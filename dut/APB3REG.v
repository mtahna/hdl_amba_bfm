==> flow/design.v <==
`timescale 1ps/1ps
module APB3REG (
  input  wire        PCLK             ,
  input  wire        PRESETn          ,
  input  wire [31:0] PADDR            ,
  input  wire [31:0] PWDATA           ,
  input  wire        PWRITE           ,
  input  wire        PENABLE          ,
  input  wire        PSEL             ,
  output wire [31:0] PRDATA           ,
  output wire        PSLVERR          ,
  output wire        PREADY           ,
  output wire [15:0] SETSIG_15_0      ,
  input  wire [15:0] MONSIG_15_0      
);
  localparam FF_DELAY = 1;
  localparam ADDR_SETREG            = 10'h000;  
  localparam ADDR_MONREG            = 10'h001;  
  localparam INIT_SETSIG_15_0       = 1'b0;
  wire        ren;
  wire        wen;
  wire        set_SETREG;
  reg  [31:0] r_RDATA;
  reg  [15:0] r_SETSIG_15_0;
  assign PSLVERR = 1'b0;
  assign PREADY = 1'b1;
  assign ren = PSEL & (~PWRITE);
  assign wen = PSEL & PENABLE & PWRITE;
  assign set_SETREG = (wen & (PADDR[11:2] == ADDR_SETREG)) ? 1'b1 : 1'b0;
  always @(posedge PCLK or negedge PRESETn) begin
    if (~PRESETn) begin
      r_RDATA <= {32{1'b0}};
    end else begin
      if (ren) begin
        case (PADDR[11:2])
          ADDR_SETREG     : r_RDATA <= #(FF_DELAY) {{16{1'b0}}, r_SETSIG_15_0};
          ADDR_MONREG     : r_RDATA <= #(FF_DELAY) {{16{1'b0}}, MONSIG_15_0};
          default         : r_RDATA <= #(FF_DELAY) {32{1'b0}};
        endcase
      end
    end
  end
  assign PRDATA = r_RDATA;
  always @(posedge PCLK or negedge PRESETn) begin
    if (~PRESETn) begin
      r_SETSIG_15_0 <= INIT_SETSIG_15_0;
    end else begin
      if (set_SETREG) begin
        r_SETSIG_15_0 <= #(FF_DELAY) PWDATA[15:0];
      end
    end
  end
  assign SETSIG_15_0 = r_SETSIG_15_0;
endmodule
### Reports on APB3REG

The steps from the RTL of APB3REG to its reports follow in flow order.
Line numbers count from 1 in the design file above.
The mark -- stands for no value.

* top module: APB3REG
* clock input: PCLK
* cell library: sky130hd
* corner: tt_025C_1v80

### Elaborated design

Counts by Yosys on the flattened word-level netlist (proc, flatten, opt, wreduce; memories kept). Register bits leave out memories and registers merged into their read ports (data or address); mux counts leave out enables and synchronous resets folded into registers. Print and check cells are left out. Cells with the same type and inputs are merged into one.

* output and inout bits: 50
* bits in registers: 48
* bits of input ports: 85
* elaborated cells: 11

* mux-type cells: 2
* equality and inequality tests: 1
* reduce/logical cells: 1
* bitwise operators: 5

Operator list (count)
* 16-bit parallel mux with 2-bit select: 1
* 10-bit by 1-bit equality test with 1-bit output with constant B: 1
* 10-bit logical NOT: 1
* 1-bit AND: 4
* 1-bit inverter: 1
* 1-bit two-way mux: 1

### Logic depth

Longest topological path by Yosys (ltp), each cell counted once; first at word level (registers and memories cut), then after technology mapping (sequential cells cut; the memories' decode and read muxes count).

* depth after elaboration: 4
* ABC_AREA: 0
* depth in mapped cells: 6

### Mapped cells and area

Source: synth_stat.txt of the flow (Yosys; design flattened, memories mapped). It holds for the ABC_AREA given above (unset counts as 0); a run with the other value may have another netlist.

Cell types (count)
* sky130_fd_sc_hd__dfrtp_1: 32
* sky130_fd_sc_hd__mux2i_1: 16
* sky130_fd_sc_hd__mux2_4: 10
* sky130_fd_sc_hd__buf_4: 18
* sky130_fd_sc_hd__o31ai_1: 16
* sky130_fd_sc_hd__mux2_2: 6
* sky130_fd_sc_hd__nand2_1: 16
* sky130_fd_sc_hd__buf_6: 3
* sky130_fd_sc_hd__and4b_1: 1
* sky130_fd_sc_hd__buf_2: 2
* sky130_fd_sc_hd__and4_1: 1
* sky130_fd_sc_hd__clkbuf_1: 2
* sky130_fd_sc_hd__conb_1: 2
* sky130_fd_sc_hd__nand2b_1: 1
* sky130_fd_sc_hd__nor4_1: 1
* sky130_fd_sc_hd__nand3_1: 1
* sky130_fd_sc_hd__nor3_1: 1
* sky130_fd_sc_hd__buf_1: 1
* sky130_fd_sc_hd__nor2_1: 1

* buffer cells: 26
* mapped flip-flops: 32
* sequential area: 800.8 um^2
* standard cells after synthesis: 131
* mapped area: 1601.5 um^2

### Worst setup path after synthesis

Source: OpenSTA report_checks on the synthesized netlist (no wires, ideal clock, input and output delay 20% of the period each), path of least setup slack; recovery checks are left aside. Register names are those of the netlist, which keeps one name where synthesis merged equal registers.

* path kind: input to register
* start: input PADDR[2]
* end: register r_SETSIG_15_0[0]
* setup slack: 0.239 ns
* arrival: 1.476 ns
* period: 1.84 ns
* library setup time: 0.125 ns
* stages on the path: 6
* buffers on the path: 3
* time at the first pin: 0.368 ns
* path delay: 1.233 ns
* external input delay: 0.368 ns
* synthesis period reached: 1.601 ns

"path delay" = arrival - input delay + setup time.
"stages on the path" counts driving pins, that of a launching flip-flop among them; a cell with two outputs on the path counts twice.
"synthesis period reached" is the clock period less the worst setup slack; recovery checks do not enter. This is arithmetic on one report: input and output delays are still those of the set period (20% each).
The rows between start and end are the longest chain of elaborated cells between them; the timing report does not say that the signal goes this way. Where chains are equally long, one stands for them.
Each line given opens the expression or statement behind the cell; cells for indexed reads and writes are added by Yosys, which also makes memories of some case tables.

* path through: sky130_fd_sc_hd__buf_6 -> sky130_fd_sc_hd__and4b_1 -> sky130_fd_sc_hd__and4_1 -> sky130_fd_sc_hd__buf_6 -> sky130_fd_sc_hd__buf_6 -> sky130_fd_sc_hd__mux2_4
* cells in the longest elaborated chain: 3
* elaborated cells on any way between the ends: 3

Ends and longest elaborated chain, after synthesis
* from (decl): line 5 `input  wire [31:0] PADDR            ,`
* 10-bit logical NOT: line 29 `assign set_SETREG = (wen & (PADDR[11:2] == ADDR_SETREG)) ? 1'b1 : 1'b0;`
* 1-bit AND: line 29
* 1-bit two-way mux: line 29
* to (assign): line 46 `r_SETSIG_15_0 <= INIT_SETSIG_15_0;`
* to (assign): line 49 `r_SETSIG_15_0 <= #(FF_DELAY) PWDATA[15:0];`
* to (decl): line 24 `reg  [15:0] r_SETSIG_15_0;`

### Worst path after layout

From the final timing report of flow run 2: the path of least setup slack in the routed layout; clock arrival at registers is part of the times.

* path kind: input to register
* start: input PADDR[3]
* end: register r_SETSIG_15_0[10]
* setup slack: 0.05 ns
* library setup time: 0.11 ns
* buffers on the path: 2
* arrival: 1.79 ns
* stages on the path: 5
* time at the first pin: 0.34 ns
* external input delay: 0.34 ns
* period: 1.69 ns

The rows between start and end are the longest chain of elaborated cells between them; the timing report does not say that the signal goes this way. Where chains are equally long, one stands for them.

* path through: sky130_fd_sc_hd__clkdlybuf4s50_1 -> sky130_fd_sc_hd__nor3_1 -> sky130_fd_sc_hd__and4_4 -> sky130_fd_sc_hd__buf_12 -> sky130_fd_sc_hd__mux2_2
* cells in the longest elaborated chain: 3
* elaborated cells on any way between the ends: 3

Ends and longest elaborated chain, after layout
* from (decl): line 5 `input  wire [31:0] PADDR            ,`
* 10-bit logical NOT: line 29 `assign set_SETREG = (wen & (PADDR[11:2] == ADDR_SETREG)) ? 1'b1 : 1'b0;`
* 1-bit AND: line 29
* 1-bit two-way mux: line 29
* to (assign): line 46 `r_SETSIG_15_0 <= INIT_SETSIG_15_0;`
* to (assign): line 49 `r_SETSIG_15_0 <= #(FF_DELAY) PWDATA[15:0];`
* to (decl): line 24 `reg  [15:0] r_SETSIG_15_0;`

Ticket comment

Flow measurements of APB3REG on sky130hd: 2 stored runs with different settings, listed in no order. Input and output delays are each 20% of the period that was set; the output load is 0.01 pF.
"period achieved" is the run's clock period less its worst setup slack. It is reckoned from that one timing run; input and output delays stay at 20% of the period that was set.
"worst setup path time" is the time allowed to the run's worst setup path (the clock period less input and output delay, where it has them) less its slack. Clock arrival times count: a late capture clock shortens it, a late launch clock lengthens it.
"total power after layout": no workload was simulated; the value follows from the tool's default switching activity.

### Flow run 1

==> flow/run.sh <==
#!/bin/bash
# the make line also repeats the synthesis and layout settings of config.mk as NAME=value (left out here)
make -C /OpenROAD-flow-scripts/flow DESIGN_CONFIG=/design/flow/config.mk WORK_HOME=/design/flow/orfs CLKGATE_MAP_FILE= finish
==> flow/config.mk <==
export PLATFORM = sky130hd
export DESIGN_NAME = APB3REG
export DESIGN_NICKNAME = APB3REG
export VERILOG_FILES = /design/flow/design.v
export SDC_FILE = /design/flow/constraint.sdc
export NUM_CORES = 4
export LEC_CHECK = 0
export ABC_AREA = 0
export CAP_MARGIN = 10
export CELL_PAD_IN_SITES_DETAIL_PLACEMENT = 2
export CORE_ASPECT_RATIO = 0.87
export CORE_MARGIN = 2
export CORE_UTILIZATION = 65
export CTS_CLUSTER_DIAMETER = 185
export CTS_CLUSTER_SIZE = 22
export PLACE_DENSITY_LB_ADDON = 0.06
export SETUP_SLACK_MARGIN = -0.09
export SLEW_MARGIN = 40
==> flow/constraint.sdc <==
create_clock -name core_clock -period 1.17 [get_ports {PCLK}]
set_input_delay 0.2340 -clock core_clock [delete_from_list [all_inputs] [get_ports {PCLK}]]
set_output_delay 0.2340 -clock core_clock [all_outputs]
set_load 0.01 [all_outputs]

Outcome of flow run 1: no results, placement failed with FLW-0024

### Flow run 2

==> flow/run.sh <==
#!/bin/bash
# the make line also repeats the synthesis and layout settings of config.mk as NAME=value (left out here)
make -C /OpenROAD-flow-scripts/flow DESIGN_CONFIG=/design/flow/config.mk WORK_HOME=/design/flow/orfs CLKGATE_MAP_FILE= finish
==> flow/config.mk <==
export PLATFORM = sky130hd
export DESIGN_NAME = APB3REG
export DESIGN_NICKNAME = APB3REG
export VERILOG_FILES = /design/flow/design.v
export SDC_FILE = /design/flow/constraint.sdc
export NUM_CORES = 4
export LEC_CHECK = 0
export CAP_MARGIN = 20
export CORE_MARGIN = 2
export CORE_UTILIZATION = 39
export SLEW_MARGIN = 20
==> flow/constraint.sdc <==
create_clock -name core_clock -period 1.69 [get_ports {PCLK}]
set_input_delay 0.3380 -clock core_clock [delete_from_list [all_inputs] [get_ports {PCLK}]]
set_output_delay 0.3380 -clock core_clock [all_outputs]
set_load 0.01 [all_outputs]

Results of flow run 2:
- Period achieved: 1.636 ns
- Worst setup slack after layout: 0.054 ns
- Worst setup path time: 1.30 ns
- Worst setup path type: input to register
- Post-synthesis cell area: 1601.5 um^2
- Total negative setup slack: 0.000 ns
- Total power after layout: 1.511 mW
- Post-layout utilization: 64.7 %
- Standard-cell area of the final layout: 2571.2 um^2
- Full die area: 4634.9 um^2
